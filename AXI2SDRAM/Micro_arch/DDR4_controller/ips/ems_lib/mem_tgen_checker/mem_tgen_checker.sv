==> flow/design.v <==
module lfsr_gen
  #(
    parameter lfsr_width = 64
    )
   (
    input logic 		  clk,
    input logic 		  new_seed,  
    input logic [lfsr_width-1:0]  seed,  
    input logic 		  readyMig,  
    input logic 		  regen,  
    input logic 		  rd_valid,  
    output logic [lfsr_width-1:0] gen_pattern
    );
   logic [lfsr_width-1:0] 	  pattern_aux;   
   always_ff@(posedge clk) 
     begin   
        integer i;
        if(new_seed)  begin        
           for (i = 0; i < lfsr_width; i = i + 1) begin
              if ((i !=lfsr_width-1)) begin
                 pattern_aux[i] <= seed[i+1];
              end         
           end
           pattern_aux[lfsr_width-1]  <= (seed[0]~^seed[1]~^seed[3]~^seed[4]);  
        end               
        else begin
           if (!regen) begin   
              if (readyMig) begin 
                 for (i = 0; i < lfsr_width; i = i + 1) begin
                    if ((i != lfsr_width-1)) begin
                       pattern_aux[i] <= pattern_aux[i+1];
                    end         
                 end
                 pattern_aux[lfsr_width-1]  <= (pattern_aux[0]~^pattern_aux[1]~^pattern_aux[3]~^pattern_aux[4]);  
              end
              else begin
                 pattern_aux <= pattern_aux; 
              end
           end
           else begin      
              if (rd_valid) begin
                 for (i = 0; i < lfsr_width; i = i + 1) begin
                    if ((i != lfsr_width-1)) begin
                       pattern_aux[i] <= pattern_aux[i+1];
                    end         
                 end
                 pattern_aux[lfsr_width-1]  <= (pattern_aux[0]~^pattern_aux[1]~^pattern_aux[3]~^pattern_aux[4]);
              end
              else begin
                 pattern_aux <= pattern_aux; 
              end
           end
        end
     end
   always_comb
     begin
        if(new_seed)  begin
           gen_pattern = seed; 
        end
        else begin
           gen_pattern = pattern_aux; 
        end
     end
endmodule 
module mem_tgen_checker
  #(
    parameter DRAM_BUS_WIDTH = 8,
    parameter FE_CMD_WIDTH = 1,
    parameter FE_WRITE = 0,
    parameter FE_ADDR_WIDTH = 32,
    parameter FE_ID_WIDTH = 16,
    parameter NUM_TRANSACTIONS = 10000000,
    parameter BL = 8
    )
   (
    input 				 ui_clk,
    input 				 ui_rst_n,
    input logic 			 fe_stall,
    output logic 			 fe_req,
    output logic [FE_CMD_WIDTH-1:0] 	 fe_cmd,
    output logic [FE_ADDR_WIDTH-6-1:0] 	 fe_addr,
    output logic [FE_ID_WIDTH-1:0] 	 fe_id,
    output logic [DRAM_BUS_WIDTH*BL-1:0] fe_data,
    input logic [DRAM_BUS_WIDTH*BL-1:0]  fe_read_data,
    input logic [FE_ID_WIDTH-1:0] 	 fe_read_id,
    input logic 			 fe_read_valid,
    output logic 			 data_cmp_err
    );
   logic 				fe_req_wr;
   logic 				fe_wr_stall;
   logic [FE_CMD_WIDTH-1:0] 		fe_cmd_wr; 
   logic [FE_ADDR_WIDTH-6-1:0] 		fe_addr_wr; 
   logic 				fe_req_rd;
   logic [FE_CMD_WIDTH-1:0] 		fe_cmd_rd;
   logic 				fe_cmd_sel;
   logic [FE_ADDR_WIDTH-6-1:0] 		fe_addr_rd;
   logic 				fe_stall_q;
   logic 				fe_req_regen;
   logic [FE_CMD_WIDTH-1:0] 		fe_cmd_regen;
   logic [FE_ADDR_WIDTH-6-1:0] 		fe_addr_regen;
   logic [FE_ID_WIDTH-1:0] 		fe_id_regen;
   logic [DRAM_BUS_WIDTH*BL-1:0] 	fe_data_regen;
   logic [DRAM_BUS_WIDTH*BL-1:0] 	fe_read_data_q;
   logic [FE_ID_WIDTH-1:0] 		fe_read_id_q;
   logic 				fe_read_valid_q;
   logic [63:0] 			fe_write_cnt;
   logic [$clog2(NUM_TRANSACTIONS)-1:0] write_cnt;
   logic 				stop_lfsr;
   lfsr_gen
     #(
       .lfsr_width(FE_ADDR_WIDTH-6+1+1)  
       )lfsr_generate_addr_wr
       (
	.clk(ui_clk),
	.new_seed(~ui_rst_n || stop_lfsr),  
	.seed(66'h2734c673a47f2345a),  
	.readyMig((~fe_stall) && !(fe_wr_stall||(fe_cmd_sel && (fe_write_cnt>0)))),  
	.regen(1'b0),  
	.rd_valid(1'b0),  
	.gen_pattern({fe_addr_wr,fe_cmd_wr,fe_req_wr})
    );
   lfsr_gen
     #(
       .lfsr_width(FE_ADDR_WIDTH-6+1+1)
       )lfsr_generate_addr_rd
       (
	.clk(ui_clk),
	.new_seed(~ui_rst_n || stop_lfsr),  
	.seed(66'h2734c673a47f2345a),  
	.readyMig((~fe_stall) && (fe_wr_stall||(fe_cmd_sel && (fe_write_cnt>0)))),  
	.regen(1'b0),  
	.rd_valid(1'b0),  
	.gen_pattern({fe_addr_rd,fe_cmd_rd,fe_req_rd})
    );
   lfsr_gen
     #(
       .lfsr_width(DRAM_BUS_WIDTH*BL)
       )lfsr_generate_data
       (
	.clk(ui_clk),
	.new_seed(~ui_rst_n || stop_lfsr),  
	.seed(512'h7cb7467189af4346_fcabbfa445676870_4125234647787889_afc444334bb34245_85768a424fc4256_453667ab678f6909_018783ab3645ac39_343cffb342c5645f),  
	.readyMig((~fe_stall)&& (fe_req_wr) && !(fe_wr_stall||(fe_cmd_sel && (fe_write_cnt>0)))),
	.regen(1'b0),  
	.rd_valid(1'b0),  
	.gen_pattern(fe_data)
    );
   lfsr_gen
     #(
       .lfsr_width(16)
       )lfsr_generate_cmd_sel
       (
	.clk(ui_clk),
	.new_seed(~ui_rst_n || stop_lfsr),  
	.seed(16'h8dc3),  
	.readyMig(1'b1),  
	.regen(1'b0),  
	.rd_valid(1'b0),  
	.gen_pattern(fe_cmd_sel)
    );
   assign fe_addr = (fe_wr_stall||(fe_cmd_sel && (fe_write_cnt>0)))?fe_addr_rd:fe_addr_wr;
   assign fe_cmd = (fe_wr_stall||(fe_cmd_sel && (fe_write_cnt>0)))?1'b1:1'b0;
   assign fe_req = ((fe_wr_stall||(fe_cmd_sel && (fe_write_cnt>0)))?fe_req_rd:fe_req_wr) && !fe_stall;
   always_ff@(posedge ui_clk, negedge ui_rst_n)
     begin
	if(ui_rst_n == 1'b0)
	  begin
	     fe_stall_q <= '1;
	     fe_write_cnt <= '0;
	     fe_wr_stall <= '0;
	     write_cnt <= NUM_TRANSACTIONS-1;
	     stop_lfsr <= 1'b0;
	  end
	else
	  begin
	     fe_stall_q <= fe_stall;
	     if((fe_cmd == FE_WRITE) && fe_req)
	       write_cnt <= write_cnt - 1;
	     if(write_cnt == '0)
	       stop_lfsr <= 1'b1;
	     if(!fe_stall) begin
		if((fe_wr_stall||(fe_cmd_sel && (fe_write_cnt>0))))
		  fe_write_cnt <= fe_write_cnt - 1;
		else
		  fe_write_cnt <= fe_write_cnt + 1;
		if(fe_write_cnt>15)
		  fe_wr_stall <= 1;
		else
		  if(fe_wr_stall && (fe_write_cnt<8))
		    fe_wr_stall <= 0;
	     end
	  end  
     end  
   lfsr_gen
     #(
       .lfsr_width(DRAM_BUS_WIDTH*BL)
       )lfsr_regenerate_data
       (
	.clk(ui_clk),
	.new_seed(~ui_rst_n),  
	.seed(512'h7cb7467189af4346_fcabbfa445676870_4125234647787889_afc444334bb34245_85768a424fc4256_453667ab678f6909_018783ab3645ac39_343cffb342c5645f),  
	.readyMig('0),  
	.regen(1'b1),  
	.rd_valid(fe_read_valid),  
	.gen_pattern(fe_data_regen)
    );
   always_ff@(posedge ui_clk, negedge ui_rst_n)
     begin
	if(ui_rst_n == 1'b0)
	  begin
	     fe_read_valid_q <= '0;
	     fe_read_data_q <= '0;
	     fe_read_id_q <= '0;
	  end
	else
	  begin
	     fe_read_valid_q <= fe_read_valid;
	     fe_read_data_q <= fe_read_data;
	     fe_read_id_q <= fe_read_id;
	  end
     end  
   always_ff@(posedge ui_clk, negedge ui_rst_n)
     begin
	if(ui_rst_n == 1'b0)
	  begin
	     data_cmp_err <= 1'b0;
	  end
	else
	  begin
	     if(fe_read_valid)
	       begin
		  if(fe_read_data != fe_data_regen)
		    begin
		       data_cmp_err <= 1'b1;
		    end
		  else
		    begin
		       data_cmp_err <= data_cmp_err;
		    end
	       end
	  end  
     end  
    always_ff @(posedge ui_clk, negedge ui_rst_n)
     begin
	if(ui_rst_n == 1'b0)
	  begin
	     fe_id <= '0;
	     fe_id_regen <= '0;
	  end
	else
	  begin
	     if((~fe_stall_q)&&((fe_cmd_sel && (fe_write_cnt>0))?fe_req_rd:fe_req_wr))
	       fe_id <= fe_id + 1;
	     if(((fe_cmd_regen==FE_WRITE) && fe_req_regen)?1'b1:fe_read_valid)
	       fe_id_regen <= fe_id_regen + 1;
	  end
     end  
endmodule 
Tool chain data of mem_tgen_checker:

Tool output for the design above, in the order of the flow.
Lines are those of the file above, counted from 1.
Operators: Yosys type, input widths -> output width; for muxes data width and select width s.
Cell names lack the library's common part.
Not given: --

* design top: mem_tgen_checker
* clock port: ui_clk
* library: sky130hd
* library corner: tt_025C_1v80

After elaboration:

Source: Yosys, flattened and elaborated, memories not mapped. Widths are those after wreduce. Registers that Yosys merges into a memory's read port (data or address) are not register bits. Print and check cells do not count. Equal cells are merged and count once.

* add/subtract/negate cells: 4
* $mul: 0
* div/mod/pow operators: 0
* order comparisons: 3
* equal/unequal tests: 1
* shifts and indexed selects: 0
* multiplexer cells: 12
* bitwise logic cells: 19
* reductions and logical operators: 17

Operator list (count)
* $mux 64: 3
* $add 64x1->64 const B: 1
* $sub 64x1->64 const B: 1
* $gt 64x1->1 const B: 1
* $gt 64x4->1 const B: 1
* $lt 64x4->1 const B: 1
* $ne 64x64->1: 1
* $mux 28: 2
* $mux 26: 1
* $sub 24x1->24 const B: 1
* $logic_not 24->1: 1
* $add 16x1->16 const B: 1
* $xnor 1x1->1: 15
* $logic_and 1x1->1: 9
* $mux 1: 6
* $not 1->1: 4
* $reduce_and 2->1: 2
* $logic_or 1x1->1: 2
* $logic_not 1->1: 2
* $reduce_bool 2->1: 1

* flip-flop bits (word level): 308
* latch bits: 0
* memory bits (writable): 0
* bits in read-only memories: 0
* clocked read ports x word width: 0
* memory cells: 0
* bits of input ports: 84
* output and inout port bits: 109
* word-level cells: 200

Logic depth:

Depth = most cells in a row (Yosys ltp): at word level without a register or memory, in the mapped netlist without a sequential cell, where the memories' decode and read muxes count.

* depth in word-level cells: 8
* ABC_AREA: 0
* gate-level depth with buffers: 18
* gate-level depth less buffers: 17

Netlist:

The flow's flattened synthesis, as Yosys stat reports it; memories are mapped. The netlist is that of the ABC_AREA named above (0 if unset); the other value can give another one.

Cell types
* dfxtp_1: count 200, total area 4003.84 µm²
* dfrtp_1: count 93, total area 2.33E+03 µm²
* nand2_1: count 340, total area 1.28E+03 µm²
* mux2i_1: count 82, total area 820.787 µm²
* ha_1: count 65, total area 813.28 µm²
* xnor2_1: count 92, total area 805.773 µm²
* o21ai_0: count 127, total area 635.61 µm²
* a21oi_1: count 107, total area 535.514 µm²
* nor2_1: count 114, total area 427.91 µm²
* nand3_1: count 84, total area 420.403 µm²
* dfstp_2: count 15, total area 394.128 µm²
* mux2_2: count 35, total area 394.128 µm²
* xor2_1: count 44, total area 385.37 µm²
* nand2b_1: count 50, total area 312.8 µm²
* clkbuf_1: count 78, total area 292.781 µm²
* and2_1: count 42, total area 262.752 µm²
* inv_1: count 68, total area 255.245 µm²
* nor2b_1: count 39, total area 243.984 µm²

Not listed: further types 51, cells in them 344.

* cells in the netlist: 2019
* cell area after synthesis: 17060.1 µm²
* sequential part of the area: 6725.2 µm²
* flip-flop cells: 308
* buffer cells: 106

By module: a second synthesis without flattening, with its own total; a netlist apart from the flattened one above.

* cells (unflattened synthesis): 1568
* area total of the unflattened synthesis: 18545.3 µm²

Each row is one instance without its submodules.

Modules
* mem_tgen_checker: instances 1, cells 1101, area 9344.0 µm², sequential area 2721.4 µm²
* lfsr_gen #(lfsr_width=64): instances 2, cells 144, area 2936.6 µm², sequential area 1921.8 µm²
* lfsr_gen #(lfsr_width=28): instances 2, cells 68, area 1263.7 µm², sequential area 840.8 µm²
* lfsr_gen #(lfsr_width=16): instances 1, cells 43, area 800.8 µm², sequential area 480.5 µm²

Path before layout:

OpenSTA on the mapped netlist: ideal clock, no wires. The path of least setup slack (recovery checks aside). Input and output delay are each 20% of the period. Register names are those of the netlist, which keeps one name where synthesis merged equal registers.

* path type: in2reg
* start: in ui_rst_n
* end: reg fe_write_cnt[59]
* clock period: 5.75 ns
* external input delay: 1.150 ns
* setup time: 0.133 ns
* time at the first pin: 1.150 ns
* arrival: 5.228 ns
* required time: 5.617 ns
* slack: 0.389 ns
* delay of the path: 4.211 ns
* stages on the path: 17
* path buffers: 1
* period reached after synthesis: 5.361 ns

"delay of the path" = arrival - input delay + setup time.
"stages on the path" counts driving pins, that of a launching flip-flop among them; a cell with two outputs on the path counts twice.
"period reached after synthesis" = period - worst setup slack (recovery checks aside). The figure is calculated, with input and output delays left at 20% of the set period.
Between the ends stands the longest chain of elaborated cells between them, by number of cells; it is not shown to be the way that was timed. Of several equally long chains one is given.
Each line given opens the expression or statement behind the cell; cells for indexed reads and writes are added by Yosys, which also makes memories of some case tables.
At most two assigning lines are given for a register; there are more.

* cell sequence: nand2b_1 buf_2 nor2_1 a21oi_2 nor2_1 inv_1 ha_1 a21oi_1 o21ai_1 a21boi_1 o21ai_1 a31oi_1 a31oi_1 o41ai_2 o21a_1 xor2_1 o21ai_0
* cells in the longest elaborated chain: 6
* elaborated cells between the ends (all ways): 6
* classes of those cells: mux: 2; logic: 1; reduce/logical: 3

Ends and longest elaborated chain, after synthesis
* start, declared: line 77 `input ui_rst_n,`
* $not 1->1: line 154 `.new_seed(~ui_rst_n || stop_lfsr),`
* $logic_or 1x1->1: line 154
* $mux 1: line 57 `if(new_seed)  begin`
* $logic_and 1x1->1: line 182 `if((fe_wr_stall||(fe_cmd_sel && (fe_write_cnt>0))))`
* $logic_or 1x1->1: line 182
* $mux 64: line 182
* end, assigned: line 183 `fe_write_cnt <= fe_write_cnt - 1;`
* end, assigned: line 185 `fe_write_cnt <= fe_write_cnt + 1;`
* end, declared: line 106 `logic [63:0] fe_write_cnt;`

Timing after layout:

Path of least setup slack in the final report of record 1 (OpenROAD, finished layout, wires in). Where an end is a register, its clock arrival counts in the times.

* path type: reg2reg
* start: reg fe_write_cnt[4]
* end: reg fe_write_cnt[56]
* clock period: 4.8 ns
* setup time: 0.13 ns
* time at the first pin: 0.52 ns
* arrival: 5.12 ns
* required time: 5.19 ns
* slack: 0.07 ns
* stages on the path: 23
* path buffers: 5

Between the ends stands the longest chain of elaborated cells between them, by number of cells; it is not shown to be the way that was timed. Of several equally long chains one is given.
At most two assigning lines are given for a register; there are more.

* cell sequence: dfrtp_1 nor4_1 nand4_1 buf_4 nor4_4 a21oi_4 nor2_4 clkinvlp_4 buf_12 buf_12 buf_4 ha_1 buf_4 a21o_1 a21o_1 a21oi_2 nor2_1 a211oi_2 o21a_2 o2111ai_4 a31oi_2 xor2_1 o21ai_1
* cells in the longest elaborated chain: 4
* elaborated cells between the ends (all ways): 6
* classes of those cells: add/sub: 2; compare: 1; mux: 1; reduce/logical: 2

Ends and longest elaborated chain, after layout
* start, declared: line 106 `logic [63:0] fe_write_cnt;`
* start, assigned: line 183 `fe_write_cnt <= fe_write_cnt - 1;`
* start, assigned: line 185 `fe_write_cnt <= fe_write_cnt + 1;`
* $gt 64x1->1: line 182 `if((fe_wr_stall||(fe_cmd_sel && (fe_write_cnt>0))))`
* $logic_and 1x1->1: line 182
* $logic_or 1x1->1: line 182
* $mux 64: line 182
* end, assigned: line 183
* end, assigned: line 185
* end, declared: line 106

Wiki page: mem_tgen_checker / flow data

Record of 2 stored runs of the RTL-to-layout flow on mem_tgen_checker, platform sky130hd. The runs are unordered. Constraints: input delay and output delay 20% of the set period each, output load 0.01 pF.
By "reached clock period" is meant the clock period of the run minus its worst setup slack. This is arithmetic on one report: input and output delays are still those of the set period (20% each).

### Record 1

Settings: `period_ns=4.8`, `CORE_UTILIZATION=52`, `PLACE_DENSITY_LB_ADDON=0.16`, `TNS_END_PERCENT=95`, `GPL_TIMING_DRIVEN=1`, `CAP_MARGIN=35`, `CORE_MARGIN=2`, `SLEW_MARGIN=20`

- Setup slack of the critical path: 0.070 ns
- Post-route worst hold slack: 0.409 ns
- Die size: 34273.1 µm²
- Summed negative setup slack: 0.000 ns
- Final utilization: 68.4%
- Reached clock period: 4.730 ns
- Synthesis area: 17060.1 µm²

### Record 2

Settings: `period_ns=6.04`, `CORE_UTILIZATION=58`, `SETUP_SLACK_MARGIN=0.17`, `PLACE_DENSITY_LB_ADDON=0.26`, `GPL_TIMING_DRIVEN=0`, `GPL_ROUTABILITY_DRIVEN=0`, `CTS_CLUSTER_SIZE=73`, `CTS_CLUSTER_DIAMETER=313`, `CAP_MARGIN=20`, `SLEW_MARGIN=35`, `CORE_MARGIN=2`

- Post-route worst hold slack: 0.427 ns
- Synthesis area: 17060.1 µm²
- Reached clock period: 5.506 ns
- Setup slack of the critical path: 0.534 ns
- Final utilization: 68.1%
- Die size: 30802.0 µm²
- Summed negative setup slack: 0.000 ns
